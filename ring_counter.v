==> flow/design.v <==
module ring_counter (
			output reg [17:0] state,
			input             CLK,
			input             nCLR );
    	parameter T01    = 18'b000000_000000_000001;
    	parameter T02    = 18'b000000_000000_000010;
    	parameter T03    = 18'b000000_000000_000100;
    	parameter T04    = 18'b000000_000000_001000;
	parameter T05    = 18'b000000_000000_010000;
	parameter T06    = 18'b000000_000000_100000;
	parameter T07    = 18'b000000_000001_000000;
	parameter T08    = 18'b000000_000010_000000;
	parameter T09    = 18'b000000_000100_000000;
	parameter T10    = 18'b000000_001000_000000;
	parameter T11    = 18'b000000_010000_000000;
	parameter T12    = 18'b000000_100000_000000;
	parameter T13    = 18'b000001_000000_000000;
	parameter T14    = 18'b000010_000000_000000;
	parameter T15    = 18'b000100_000000_000000;
	parameter T16    = 18'b001000_000000_000000;
	parameter T17    = 18'b010000_000000_000000;
	parameter T18    = 18'b100000_000000_000000;
    initial begin
        state <= T01;
    end
    always @(posedge CLK) begin
        if(!nCLR) state <= T01;
        else
            case(state)
                T01:      state <= T02;
                T02:      state <= T03;
                T03:      state <= T04;
                T04:      state <= T05;
                T05:      state <= T06;
		T06:      state <= T07;
                T07:      state <= T08;
                T08:      state <= T09;
                T09:      state <= T10;
                T10:      state <= T11;
		T11:      state <= T12;
                T12:      state <= T13;
                T13:      state <= T14;
                T14:      state <= T15;
                T15:      state <= T16;
		T16:      state <= T17;
                T17:      state <= T18;
                default: state <= T01;
            endcase
    end
endmodule
### Step by step through the tools: ring_counter

The steps from the RTL of ring_counter to its reports follow in flow order.
Line numbers count from 1 in the design file above.
The mark - stands for no value.

* top module: ring_counter
* clock port: CLK
* cell library: sky130hd
* library corner: tt_025C_1v80

### Word level

Yosys after proc, flatten, opt, wreduce and memory -nomap, before mapping. Enables and synchronous resets that opt folds into registers are not counted as muxes. Memory bits, and registers merged into a memory's read port (data or address), are not among the register bits. Print and check cells are not counted. Equal cells are merged and count once.

* register bits: 18
* word-level cells: 19
* output and inout port bits: 18

* multiplexer cells: 1
* eq/ne operators: 17

Operators by type and width (number)
* 18-bit case mux with 17-bit select: 1
* 18-bit by 1-bit == test with 1-bit output (second input constant): 1
* 18-bit by 10-bit == test with 1-bit output (second input constant): 1
* 18-bit by 11-bit == test with 1-bit output (second input constant): 1
* 18-bit by 12-bit == test with 1-bit output (second input constant): 1
* 18-bit by 13-bit == test with 1-bit output (second input constant): 1
* 18-bit by 14-bit == test with 1-bit output (second input constant): 1
* 18-bit by 15-bit == test with 1-bit output (second input constant): 1
* 18-bit by 16-bit == test with 1-bit output (second input constant): 1
* 18-bit by 17-bit == test with 1-bit output (second input constant): 1
* 18-bit by 2-bit == test with 1-bit output (second input constant): 1
* 18-bit by 3-bit == test with 1-bit output (second input constant): 1
* 18-bit by 4-bit == test with 1-bit output (second input constant): 1
* 18-bit by 5-bit == test with 1-bit output (second input constant): 1
* 18-bit by 6-bit == test with 1-bit output (second input constant): 1
* 18-bit by 7-bit == test with 1-bit output (second input constant): 1
* 18-bit by 8-bit == test with 1-bit output (second input constant): 1
* 18-bit by 9-bit == test with 1-bit output (second input constant): 1

### Longest topological paths

Yosys ltp: most cells in a row. Word level: on the elaborated netlist, between registers, memories and ports. Mapped: between sequential cells and ports; inverters and the memories' decode and read muxes count.

* depth after elaboration: 2
* ABC_AREA: 0
* gate-level depth with buffers: 4
* mapped depth without buffers: 4

### After synthesis

Yosys stat after the flow's synthesis: flattened, memories mapped to cells. It holds for the ABC_AREA given above (unset counts as 0); a run with the other value may have another netlist.

Cell types
* sky130_fd_sc_hd__dfxtp_1: number 18, area in all 360.346 µm²
* sky130_fd_sc_hd__nor3b_1: number 7, area in all 52.55 µm²
* sky130_fd_sc_hd__nor3b_2: number 4, area in all 50.048 µm²
* sky130_fd_sc_hd__nor4_1: number 6, area in all 37.536 µm²
* sky130_fd_sc_hd__nor2_1: number 8, area in all 30.029 µm²
* sky130_fd_sc_hd__nand2_1: number 7, area in all 26.275 µm²
* sky130_fd_sc_hd__xor2_1: number 3, area in all 26.275 µm²
* sky130_fd_sc_hd__nand3_1: number 5, area in all 25.024 µm²
* sky130_fd_sc_hd__nor4_4: number 1, area in all 21.27 µm²
* sky130_fd_sc_hd__and4b_1: number 2, area in all 20.019 µm²
* sky130_fd_sc_hd__nor3_1: number 4, area in all 20.019 µm²
* sky130_fd_sc_hd__and2_1: number 3, area in all 18.768 µm²
* sky130_fd_sc_hd__nor4b_2: number 1, area in all 15.014 µm²
* sky130_fd_sc_hd__o211ai_1: number 2, area in all 15.014 µm²
* sky130_fd_sc_hd__o21ai_0: number 3, area in all 15.014 µm²
* sky130_fd_sc_hd__o31ai_1: number 2, area in all 15.014 µm²
* sky130_fd_sc_hd__nand2b_1: number 2, area in all 12.512 µm²
* sky130_fd_sc_hd__nand4_2: number 1, area in all 12.512 µm²

Other cell types: 12; their cells: 12.

* flip-flop cells: 18
* cells in the netlist: 91
* buffers: 0
* chip area (Yosys): 868.3 µm²

### Worst setup path after synthesis

OpenSTA on the mapped netlist: ideal clock, no wires. The path of least setup slack (recovery checks aside). Input and output delay are each 20% of the period. Register names are those of the netlist, which keeps one name where synthesis merged equal registers.

* path kind: register to register
* from: register state[13]
* to: register state[0]
* clock period: 1660 ps
* stages: 5
* arrival time: 1312 ps
* required time: 1528 ps
* delay of the path: 1444 ps
* time at the first pin: 0 ps
* path slack: 216 ps
* buffers on the path: 0
* period reached after synthesis: 1444 ps

"delay of the path" = arrival - input delay + setup time.
"stages" counts driving pins, that of a launching flip-flop among them; a cell with two outputs on the path counts twice.
"period reached after synthesis" = period - worst setup slack (recovery checks aside). The figure is calculated, with input and output delays left at 20% of the set period.
The rows between start and end are the longest chain of elaborated cells between them; the timing report does not say that the signal goes this way. Where chains are equally long, one stands for them.
A line is the first line of the expression or statement that the cell stems from. Yosys adds cells for indexed reads and writes and turns some case tables into memories.
A register here has more assigning lines than the two given.

* cell sequence: sky130_fd_sc_hd__dfxtp_1 > sky130_fd_sc_hd__or4_1 > sky130_fd_sc_hd__o21ai_0 > sky130_fd_sc_hd__o2111a_1 > sky130_fd_sc_hd__a221oi_1
* length of the longest elaborated chain: 2

RTL lines, path after synthesis
* start: declaration: RTL line 2 `output reg [17:0] state,`
* start: assignment: RTL line 27 `if(!nCLR) state <= T01;`
* start: assignment: RTL line 30 `T01:      state <= T02;`
* 18-bit by 17-bit == test with 1-bit output: RTL line 29 `case(state)`
* 18-bit case mux with 17-bit select: RTL line 29
* end: assignment: RTL line 27
* end: assignment: RTL line 30
* end: declaration: RTL line 2

### Worst path after layout

Path of least setup slack in the final report of stored run 1 (OpenROAD, finished layout, wires in). Where an end is a register, its clock arrival counts in the times.
The path's times are printed in steps of 10 ps; the period is the one set.

* path kind: register to register
* from: register state[2]
* to: register state[0]
* stages: 6
* clock period: 890 ps
* required time: 1030 ps
* buffers on the path: 1
* time at the first pin: 250 ps
* path slack: -630 ps
* arrival time: 1660 ps

The rows between start and end are the longest chain of elaborated cells between them; the timing report does not say that the signal goes this way. Where chains are equally long, one stands for them.
A register here has more assigning lines than the two given.

* cell sequence: sky130_fd_sc_hd__dfxtp_4 > sky130_fd_sc_hd__nor4_4 > sky130_fd_sc_hd__buf_4 > sky130_fd_sc_hd__nand3b_1 > sky130_fd_sc_hd__o32ai_2 > sky130_fd_sc_hd__a221oi_2
* length of the longest elaborated chain: 2

RTL lines, path after layout
* start: declaration: RTL line 2 `output reg [17:0] state,`
* start: assignment: RTL line 27 `if(!nCLR) state <= T01;`
* start: assignment: RTL line 30 `T01:      state <= T02;`
* 18-bit by 17-bit == test with 1-bit output: RTL line 29 `case(state)`
* 18-bit case mux with 17-bit select: RTL line 29
* end: assignment: RTL line 27
* end: assignment: RTL line 30
* end: declaration: RTL line 2

FLOW RESULTS
============

Flow measurements of ring_counter on sky130hd: 2 stored runs with different settings, listed in no order. Input and output delays are each 20% of the period that was set; the output load is 0.01 pF.
"period reached" = clock period - worst setup slack. The figure is calculated, with input and output delays left at 20% of the set period.

### Stored run 1

Settings: `period_ns=0.89`, `CORE_UTILIZATION=17`, `SETUP_SLACK_MARGIN=-0.07`, `PLACE_DENSITY_LB_ADDON=0.23`, `HOLD_SLACK_MARGIN=0.04`, `CORE_MARGIN=4`, `CELL_PAD_IN_SITES_DETAIL_PLACEMENT=2`, `ABC_AREA=0`, `GPL_ROUTABILITY_DRIVEN=1`, `CTS_CLUSTER_DIAMETER=255`, `CAP_MARGIN=20`, `SLEW_MARGIN=20`

- Standard-cell area after routing: 1981.9 µm²
- Worst setup slack after layout: -635 ps
- Period reached: 1525 ps
- Die size: 6315.5 µm²
- Mapped cell area after synthesis: 868.3 µm²
- Worst-case hold slack: 580 ps

### Stored run 2

Settings: `period_ns=2.51`, `CAP_MARGIN=20`, `CORE_MARGIN=2`, `CORE_UTILIZATION=40`, `SLEW_MARGIN=20`

- Standard-cell area after routing: 1114.8 µm²
- Worst setup slack after layout: 572 ps
- Period reached: 1938 ps
- Die size: 2559.3 µm²
- Mapped cell area after synthesis: 868.3 µm²
- Worst-case hold slack: 502 ps
